==> flow/design.v <==
module divisor (
    	input wire clock,
		input wire reset,
		input wire DIV_START,
    	input wire [31:0] A,
		input wire [31:0] B,
    	output reg DIV_END,
		output reg [31:0] HI,
		output reg [31:0] LO,
		output reg DIV_0
	);
  	integer contador = -2;
	reg [31:0] quociente;
	reg [31:0] resto;
	reg [31:0] divisor; 
	assign DIV_0 = !B;
	wire [32:0] subtraido = {resto[30:0], quociente[31]} - divisor; 
	always @(posedge clock) begin
    if (reset == 1'd1) 
    begin
			resto = 32'b0;
		  contador = -2;
			DIV_END = 1'd0;
			divisor = 32'b0;
			HI = 32'd0;
			LO = 32'd0;
			quociente = 65'b0;
		end 
    else begin
			if (DIV_START == 1'b1) 
      begin
				divisor = B;
				quociente = A;
				resto = 32'b0;
				contador = 32;
				DIV_END = 1'd0;
				HI = 32'd0;
				LO = 32'd0;
			end 
      else begin
				if (subtraido[32] == 0) begin
					resto = subtraido[31:0];
					quociente = {quociente[30:0], 1'b1};
				end 
        else 
        begin
					resto = {resto[30:0], quociente[31]};
					quociente = {quociente[30:0], 1'b0};
				end
				if (contador > 0) 
        begin
				  contador = contador -1;
				end
				if (contador == 0) 
        begin
					HI = resto;
					contador = -1;
					LO = quociente;
					DIV_END = 1'b1;
				end
			end
		end
	end
endmodule
# == Step by step through the tools: divisor ==
# What the tools print for divisor, step after step.
# Lines are those of the file above, counted from 1.
# The mark -- stands for no value.
# design
top_module,divisor
clk_port,clock
lib,sky130hd
lib_corner,tt_025C_1v80

# == Word-level counts ==
# Source: Yosys, flattened and elaborated, memories not mapped. Widths are those after wreduce. Registers that Yosys merges into a memory's read port (data or address) are not register bits. Print and check cells do not count. Equal cells are merged and count once.
# classes
addsub,2
compare,1
muxes,8
reduce_and_logical,4
# ops
op,count
32-bit 2-to-1 mux,7
32-bit logical NOT,2
32-bit by 32-bit subtractor with 33-bit output,1
32-bit by 1-bit > comparator with 1-bit output with constant B,1
32-bit by 2-bit subtractor with 32-bit output with constant B,1
3-bit OR reduction,1
2-bit OR reduction,1
1-bit 2-to-1 mux,1
# word_totals
regBits,192
input_bits,67
out_inout_bits,66
word_cells,24

# == Depth ==
# Longest topological path by Yosys (ltp), each cell counted once; first at word level (registers and memories cut), then after technology mapping (sequential cells cut; the memories' decode and read muxes count).
# depth
word_depth,7
abc_area,0
ltp_mapped,15
ltp_nobuf,12

# == After synthesis ==
# The flow's flattened synthesis, as Yosys stat reports it; memories are mapped. The netlist is that of the ABC_AREA named above (0 if unset); the other value can give another one.
# types
cell_type,count,type_area_um2
sky130_fd_sc_hd__dfxtp_1,192,3.84E+03
sky130_fd_sc_hd__mux2i_1,113,1.13E+03
sky130_fd_sc_hd__nor2_1,209,784.502
sky130_fd_sc_hd__ha_1,34,425.408
sky130_fd_sc_hd__a211oi_2,25,312.8
sky130_fd_sc_hd__xor2_1,29,253.994
sky130_fd_sc_hd__o21bai_1,32,240.23
sky130_fd_sc_hd__o21ai_0,43,215.206
sky130_fd_sc_hd__a21oi_1,39,195.187
sky130_fd_sc_hd__xnor2_1,20,175.168
sky130_fd_sc_hd__inv_1,42,157.651
sky130_fd_sc_hd__nand2_1,40,150.144
sky130_fd_sc_hd__clkbuf_1,39,146.39
sky130_fd_sc_hd__nor4_1,19,118.864
sky130_fd_sc_hd__nand2b_1,17,106.352
sky130_fd_sc_hd__buf_6,9,101.347
sky130_fd_sc_hd__a21o_1,13,97.594
sky130_fd_sc_hd__nor3_1,19,95.091
# Other cell types: 42; their cells: 137.
# mapped
cell_count,1071
synth_area_mm2,0.0095529
seq_area_mm2,0.0038437
flip_flops,192
buf_cells,60

# == Timing after synthesis ==
# Source: OpenSTA report_checks on the synthesized netlist (no wires, ideal clock, input and output delay 20% of the period each), path of least setup slack; recovery checks are left aside. Register names are those of the netlist, which keeps one name where synthesis merged equal registers.
# synth_path
path_kind,flip-flop to flip-flop
start,reg contador[0]
end,reg LO[0]
period_ns,3.19
setup_time_ns,0.128
t_first_pin_ns,0.000
t_arrival_ns,2.904
t_required_ns,3.062
path_slack_ns,0.158
path_delay_ns,3.032
driving_pins,15
path_buffers,3
period_less_setup_slack_ns,3.032
# "path_delay_ns" is the arrival time less input delay plus setup time.
# "driving_pins": output pins that drive a net of the path, with the launching flip-flop's if there is one; two outputs of one cell count as two.
# "period_less_setup_slack_ns" = period - worst setup slack (recovery checks aside). The figure is calculated, with input and output delays left at 20% of the set period.
# Between the ends stands the longest chain of elaborated cells between them, by number of cells; it is not shown to be the way that was timed. Of several equally long chains one is given.
# Each line given opens the expression or statement behind the cell; cells for indexed reads and writes are added by Yosys, which also makes memories of some case tables.
# A register here has more assigning lines than the two given.
# synth_between
path_cell_list,sky130_fd_sc_hd__dfxtp_1 sky130_fd_sc_hd__inv_1 sky130_fd_sc_hd__ha_1 sky130_fd_sc_hd__or4b_2 sky130_fd_sc_hd__nor3_2 sky130_fd_sc_hd__and3_1 sky130_fd_sc_hd__buf_4 sky130_fd_sc_hd__nor2_2 sky130_fd_sc_hd__o32ai_2 sky130_fd_sc_hd__nand4_1 sky130_fd_sc_hd__and4b_1 sky130_fd_sc_hd__buf_6 sky130_fd_sc_hd__buf_6 sky130_fd_sc_hd__mux2i_1 sky130_fd_sc_hd__nor2_1
elab_chain_len,5
cells_between,6
cone_lines,5
classes_between,add/sub (1); compare (1); mux (3); reduce/logical (1)
# synth_rtl
item,line_no,text
from (decl),12,integer contador = -2;
from (assign),22,contador = -2;
from (assign),52,contador = contador -1;
32-bit by 2-bit subtractor with 32-bit output,52,
32-bit 2-to-1 mux,50,if (contador > 0)
32-bit 2-to-1 mux,30,if (DIV_START == 1'b1)
32-bit 2-to-1 mux,19,if (reset == 1'd1)
32-bit logical NOT,54,if (contador == 0)
to (assign),38,LO = 32'd0;
to (assign),58,LO = quociente;
to (decl),9,"output reg [31:0] LO,"

# == Path in the finished layout ==
# Path of least setup slack in the final report of run 1 (OpenROAD, finished layout, wires in). Where an end is a register, its clock arrival counts in the times.
# layout_path
path_kind,flip-flop to flip-flop
start,reg contador[0]
end,reg LO[7]
period_ns,3.15
setup_time_ns,0.12
t_first_pin_ns,0.43
t_arrival_ns,3.63
t_required_ns,3.46
path_slack_ns,-0.17
driving_pins,16
path_buffers,4
# Between the ends stands the longest chain of elaborated cells between them, by number of cells; it is not shown to be the way that was timed. Of several equally long chains one is given.
# A register here has more assigning lines than the two given.
# layout_between
path_cell_list,sky130_fd_sc_hd__dfxtp_1 sky130_fd_sc_hd__inv_1 sky130_fd_sc_hd__ha_1 sky130_fd_sc_hd__or4b_4 sky130_fd_sc_hd__buf_4 sky130_fd_sc_hd__nor3_2 sky130_fd_sc_hd__and3_4 sky130_fd_sc_hd__buf_4 sky130_fd_sc_hd__nor4_1 sky130_fd_sc_hd__xnor2_1 sky130_fd_sc_hd__nand4_1 sky130_fd_sc_hd__and4b_4 sky130_fd_sc_hd__buf_12 sky130_fd_sc_hd__buf_12 sky130_fd_sc_hd__mux2i_2 sky130_fd_sc_hd__nor2_1
elab_chain_len,5
cells_between,6
cone_lines,5
classes_between,add/sub (1); compare (1); mux (3); reduce/logical (1)
# layout_rtl
item,line_no,text
from (decl),12,integer contador = -2;
from (assign),22,contador = -2;
from (assign),52,contador = contador -1;
32-bit by 2-bit subtractor with 32-bit output,52,
32-bit 2-to-1 mux,50,if (contador > 0)
32-bit 2-to-1 mux,30,if (DIV_START == 1'b1)
32-bit 2-to-1 mux,19,if (reset == 1'd1)
32-bit logical NOT,54,if (contador == 0)
to (assign),38,LO = 32'd0;
to (assign),58,LO = quociente;
to (decl),9,"output reg [31:0] LO,"

# Measured results for divisor: 2 stored runs of the Yosys and OpenROAD flow on sky130hd. The settings differ; the order carries no meaning. The constraints put input and output delay at 20% of the set period each and load the outputs with 0.01 pF.
# "timing.achieved_period_ns" = clock period - worst setup slack. The figure is calculated, with input and output delays left at 20% of the set period.
# "worst_path_time_ns" is the time allowed to the run's worst setup path (the clock period less input and output delay, where it has them) less its slack. Clock arrival times count: a late capture clock shortens it, a late launch clock lengthens it.
# "totalPower_mw": no workload was simulated; the value follows from the tool's default switching activity.
# Settings: . = not set for that run.
stored run,period_ns,CORE_UTILIZATION,SETUP_SLACK_MARGIN,PLACE_DENSITY_LB_ADDON,HOLD_SLACK_MARGIN,CELL_PAD_IN_SITES_DETAIL_PLACEMENT,GPL_ROUTABILITY_DRIVEN,CAP_MARGIN,SLEW_MARGIN,CORE_MARGIN,TNS_END_PERCENT,ABC_AREA,GPL_TIMING_DRIVEN,CTS_CLUSTER_SIZE,CTS_CLUSTER_DIAMETER,finish.stdcell_area_mm2,totalPower_mw,total_die_area_mm2,timing.achieved_period_ns,tns_setup_ns,yosys.chip_area_mm2,setup_ws_ns,hold_ws_ns,fin_util_frac,worst_path_time_ns,critical_path_kind
run 1,3.15,52,-0.21,0.26,0.1,0,0,15,5,2,.,.,.,.,.,0.0123794,9.542,0.0194714,3.320,-7.342,0.0095529,-0.170,0.489,0.687,3.32,flip-flop to flip-flop
run 2,3.73,26,1.12,.,.,2,.,20,20,5,80,0,0,72,378,0.0144901,12.552,0.0406748,3.745,-0.029,0.0095529,-0.015,0.505,0.398,3.74,flip-flop to flip-flop

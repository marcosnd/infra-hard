==> flow/design.v <==
module multiplicador(
    input wire clock,
    input wire reset,
    input wire mult_start,
    input wire [31:0] outA,
    input wire [31:0] outB,
    output reg [31:0] hi,
    output reg [31:0] lo,
    output reg ciclos_end
);
  reg signed [31:0] comparador;
  reg signed [64:0] soma;
  reg signed [64:0] subtracao;
  integer cont = -2;
  reg signed [64:0] produto;
  always @(posedge clock) begin
      if(reset == 1'b1) begin
        subtracao = 65'd0;
        hi = 32'd0;
        lo = 32'd0;
        cont = -2;
        soma = 65'd0;
        ciclos_end = 1'b0;
        comparador = 32'd0;
        produto = 65'd0;
      end else begin
        if (mult_start == 1'b1) begin
         ciclos_end = 1'b0;
         soma = {outB, 33'd0};
         comparador = ~outB + 1'd1;
         cont = 32;
         subtracao = {comparador, 33'd0};
         produto = {32'd0, outA, 1'd0};
        end else begin
          case(produto[1:0])
              2'b01: begin
                produto = produto + soma;
              end
              2'b10: begin
                produto = produto + subtracao;
              end
          endcase
          produto = produto >>> 1;
          if (cont > 0) begin
            cont = cont -1;
          end
          if(cont == 0) begin
            hi = produto[64:33];
            lo = produto[32:1];
            ciclos_end = 1'b1;
            produto = 65'd0;
            comparador = 32'd0;
            subtracao = 65'd0;
            soma = 65'd0;
            cont = -1;
          end
        end
      end
  end
endmodule
# Tool chain data of multiplicador
# What the tools print for multiplicador, step after step.
# Line numbers count from 1 in the design file above.
# Library cell names are shortened.
design:
  design: "multiplicador"
  clk_port: "clock"
  cell_library: "sky130hd"
  lib_corner: "tt_025C_1v80"

# After elaboration
# Counts by Yosys on the flattened word-level netlist (proc, flatten, opt, wreduce; memories kept). Register bits leave out memories and registers merged into their read ports (data or address). Print and check cells are left out. Cells with the same type and inputs are merged into one.
word_totals:
  in_bits: 67
  reg_bits: 224
  output_inout_bits: 65
  word_cells: 35
op_classes:
  compare: 1
  n_reduce_logical: 5
  logic: 2
  n_eq: 2
  n_addsub: 4
  n_mux: 11
ops:
  columns: ["op", "count"]
  rows:
  - ["two-way mux 65 bit", 3]
  - ["two-way mux 32 bit", 5]
  - ["adder 64 x 65 -> 65 bit", 2]
  - ["case mux 65 bit (select 2 bit)", 1]
  - ["two-way mux 33 bit", 2]
  - ["adder 32 x 1 -> 32 bit (second input constant)", 1]
  - ["> comparator 32 x 1 -> 1 bit (second input constant)", 1]
  - ["subtractor 32 x 2 -> 32 bit (second input constant)", 1]
  - ["inverter 32 bit", 1]
  - ["logical NOT 32 bit", 1]
  - ["OR reduction 3 bit", 1]
  - ["== test 2 x 1 -> 1 bit (second input constant)", 1]
  - ["== test 2 bit (second input constant)", 1]
  - ["AND reduction 2 bit", 1]
  - ["nonzero test 2 bit", 1]
  - ["OR reduction 2 bit", 1]
  - ["inverter 1 bit", 1]

# Logic depth
# Longest topological path by Yosys (ltp), each cell counted once; first at word level (registers and memories cut), then after technology mapping (sequential cells cut; the memories' decode and read muxes count).
logic_depth:
  word_depth: 7
  abc_area: 1
  depth_mapped: 22
  depth_no_buf: 20

# After synthesis
# The flow's flattened synthesis, as Yosys stat reports it; memories are mapped. The netlist is that of the ABC_AREA named above (0 if unset); the other value can give another one.
by_type:
  columns: ["type", "count", "type_area_um2"]
  rows:
  - ["dfxtp_1", 223, 4.46E+03]
  - ["nand2_1", 622, 2.33E+03]
  - ["inv_1", 269, 1.01E+03]
  - ["nor2_1", 198, 743.213]
  - ["o21ai_0", 141, 705.677]
  - ["nand3_1", 135, 675.648]
  - ["nand4_1", 83, 519.248]
  - ["ha_1", 35, 437.92]
  - ["a21oi_1", 71, 355.341]
  - ["clkbuf_1", 42, 157.651]
  - ["o21ai_1", 31, 155.149]
  - ["buf_6", 10, 112.608]
  - ["nand3b_1", 14, 105.101]
  - ["buf_2", 20, 100.096]
  - ["or2_2", 16, 100.096]
  - ["nor3_1", 19, 95.091]
  - ["inv_2", 22, 82.579]
  - ["xor2_1", 7, 61.309]
# Other cell types: 19; their cells: 65.
synth_totals:
  yosys_area_um2: 12703.4
  mapped_cells: 2023
  ff_cells: 223
  buf_cells: 82
  sequential_area_um2: 4464.3

# Path before layout
# Path of least setup slack by OpenSTA after synthesis, without wires, with an ideal clock, recovery checks aside; 20% of the period is set as input and as output delay. Where synthesis merged equal registers, the netlist keeps one of their names.
synth_timing:
  kind: "input-to-reg"
  from: "input port outB[0]"
  to: "register subtracao[55]"
  arrival_ps: 2972
  required_time_ps: 6751
  stages: 14
  path_buffers: 0
  in_delay_ps: 1376
  setup_time_ps: 129
  clock_period_ps: 6880
  delay_ps: 1725
  path_slack_ps: 3779
  t_first_pin_ps: 1376
  period_less_setup_slack_ps: 3101
# "delay_ps" is the arrival time less input delay plus setup time.
# "stages" counts driving pins, that of a launching flip-flop among them; a cell with two outputs on the path counts twice.
# "period_less_setup_slack_ps" is the clock period less the worst setup slack; recovery checks do not enter. This is arithmetic on one report: input and output delays are still those of the set period (20% each).
# The rows between start and end are the longest chain of elaborated cells between them; the timing report does not say that the signal goes this way. Where chains are equally long, one stands for them.
# A line is the first line of the expression or statement that the cell stems from. Yosys adds cells for indexed reads and writes and turns some case tables into memories.
# A register here has more assigning lines than the two given.
synth_via:
  path_cell_list: "inv_1 -> ha_1 -> nand3_1 -> nor2_1 -> nand3_1 -> nor2_1 -> nand2_1 -> inv_1 -> nand4_1 -> nor2_1 -> inv_1 -> or2_2 -> nand3_1 -> o21ai_0"
  elab_chain_cells: 3
  cells_between: 3
  lines_between: 2
  cone_classes: "add/sub: 1; mux: 1; logic: 1"
synth_lines:
  columns: ["element", "line", "text"]
  rows:
  - ["start, declared", 6, "input wire [31:0] outB,"]
  - ["inverter 32 bit", 30, "comparador = ~outB + 1'd1;"]
  - ["adder 32 x 1 -> 32 bit", 30, null]
  - ["two-way mux 65 bit", 27, "if (mult_start == 1'b1) begin"]
  - ["end, assigned", 18, "subtracao = 65'd0;"]
  - ["end, assigned", 32, "subtracao = {comparador, 33'd0};"]
  - ["end, declared", 13, "reg signed [64:0] subtracao;"]

# Worst path after layout
# From the final timing report of flow run B: the path of least setup slack in the routed layout; clock arrival at registers is part of the times.
# The report prints the path's times to 10 ps; the period is as set.
layout_timing:
  kind: "reg-to-reg"
  from: "register cont[0]"
  to: "register subtracao[62]"
  required_time_ps: 7380
  t_first_pin_ps: 510
  stages: 19
  path_buffers: 0
  path_slack_ps: 2190
  setup_time_ps: 120
  arrival_ps: 5190
  clock_period_ps: 6990
# The rows between start and end are the longest chain of elaborated cells between them; the timing report does not say that the signal goes this way. Where chains are equally long, one stands for them.
# A register here has more assigning lines than the two given.
layout_via:
  path_cell_list: "dfxtp_1 -> inv_2 -> ha_1 -> nand2_1 -> nor2_1 -> nand2_2 -> nor2_2 -> nor2_4 -> nand2_1 -> nand2_1 -> nand2_1 -> nor2_1 -> nand2_1 -> nor2_4 -> nand2_4 -> nand2_4 -> inv_2 -> nand2_1 -> nand2_1"
  elab_chain_cells: 7
  cells_between: 9
  lines_between: 5
  cone_classes: "add/sub: 1; compare: 1; mux: 5; reduce/logical: 2"
layout_lines:
  columns: ["element", "line", "text"]
  rows:
  - ["start, declared", 14, "integer cont = -2;"]
  - ["start, assigned", 21, "cont = -2;"]
  - ["start, assigned", 45, "cont = cont -1;"]
  - ["subtractor 32 x 2 -> 32 bit", 45, null]
  - ["two-way mux 32 bit", 44, "if (cont > 0) begin"]
  - ["two-way mux 32 bit", 27, "if (mult_start == 1'b1) begin"]
  - ["two-way mux 32 bit", 17, "if(reset == 1'b1) begin"]
  - ["logical NOT 32 bit", 47, "if(cont == 0) begin"]
  - ["two-way mux 65 bit", 47, null]
  - ["two-way mux 65 bit", 27, null]
  - ["end, assigned", 18, "subtracao = 65'd0;"]
  - ["end, assigned", 32, "subtracao = {comparador, 33'd0};"]
  - ["end, declared", 13, "reg signed [64:0] subtracao;"]

# Measured data: module multiplicador, platform sky130hd, 2 stored runs of the flow under differing settings, order arbitrary. Input and output delays are each 20% of the period that was set; the output load is 0.01 pF.
# "achievedPeriod_ps" is the run's clock period less its worst setup slack. It is reckoned from that one timing run; input and output delays stay at 20% of the period that was set.
# "worst_path_ps": the worst setup path's part of the clock period (all of it between registers, 20% less for each end at a port) less its slack. A launch clock that arrives late makes it longer, a capture clock that arrives late makes it shorter.
# By "power_total_mw" is meant OpenSTA's value without simulated activity: inputs other than the clock are taken to toggle once in ten clock periods, and the tool carries that through the logic.
# "worst_path_ps" is known to 10 ps.
runs:
  - name: "flow run A"
    settings:
      period_ns: 6.24
      CORE_UTILIZATION: 61
      PLACE_DENSITY_LB_ADDON: 0.08
      CORE_MARGIN: 5
      CELL_PAD_IN_SITES_DETAIL_PLACEMENT: 1
      ABC_AREA: 1
      GPL_TIMING_DRIVEN: 1
      CTS_CLUSTER_SIZE: 34
      CAP_MARGIN: 10
      MAX_ROUTING_LAYER: "met4"
      SLEW_MARGIN: 20
    outcome: "not finished: placement ended with error DPL-0033"
  - name: "flow run B"
    settings:
      period_ns: 6.99
      CORE_UTILIZATION: 69
      SETUP_SLACK_MARGIN: -0.29
      PLACE_DENSITY: 0.74
      ABC_AREA: 1
      GPL_ROUTABILITY_DRIVEN: 1
      MAX_ROUTING_LAYER: "met4"
      CAP_MARGIN: 20
      CORE_MARGIN: 2
      SLEW_MARGIN: 20
    results:
      tns_ps: 0
      power_total_mw: 2.985
      achievedPeriod_ps: 4801
      worst_path_ps: 4800
      path_kind: "reg-to-reg"
      layout_utilization_pct: 81.7
      die_um2: 19511.9
      finish.stdcell_area_um2: 14719.1
      synthArea_um2: 12703.4
      timing.setup.ws_ps: 2189
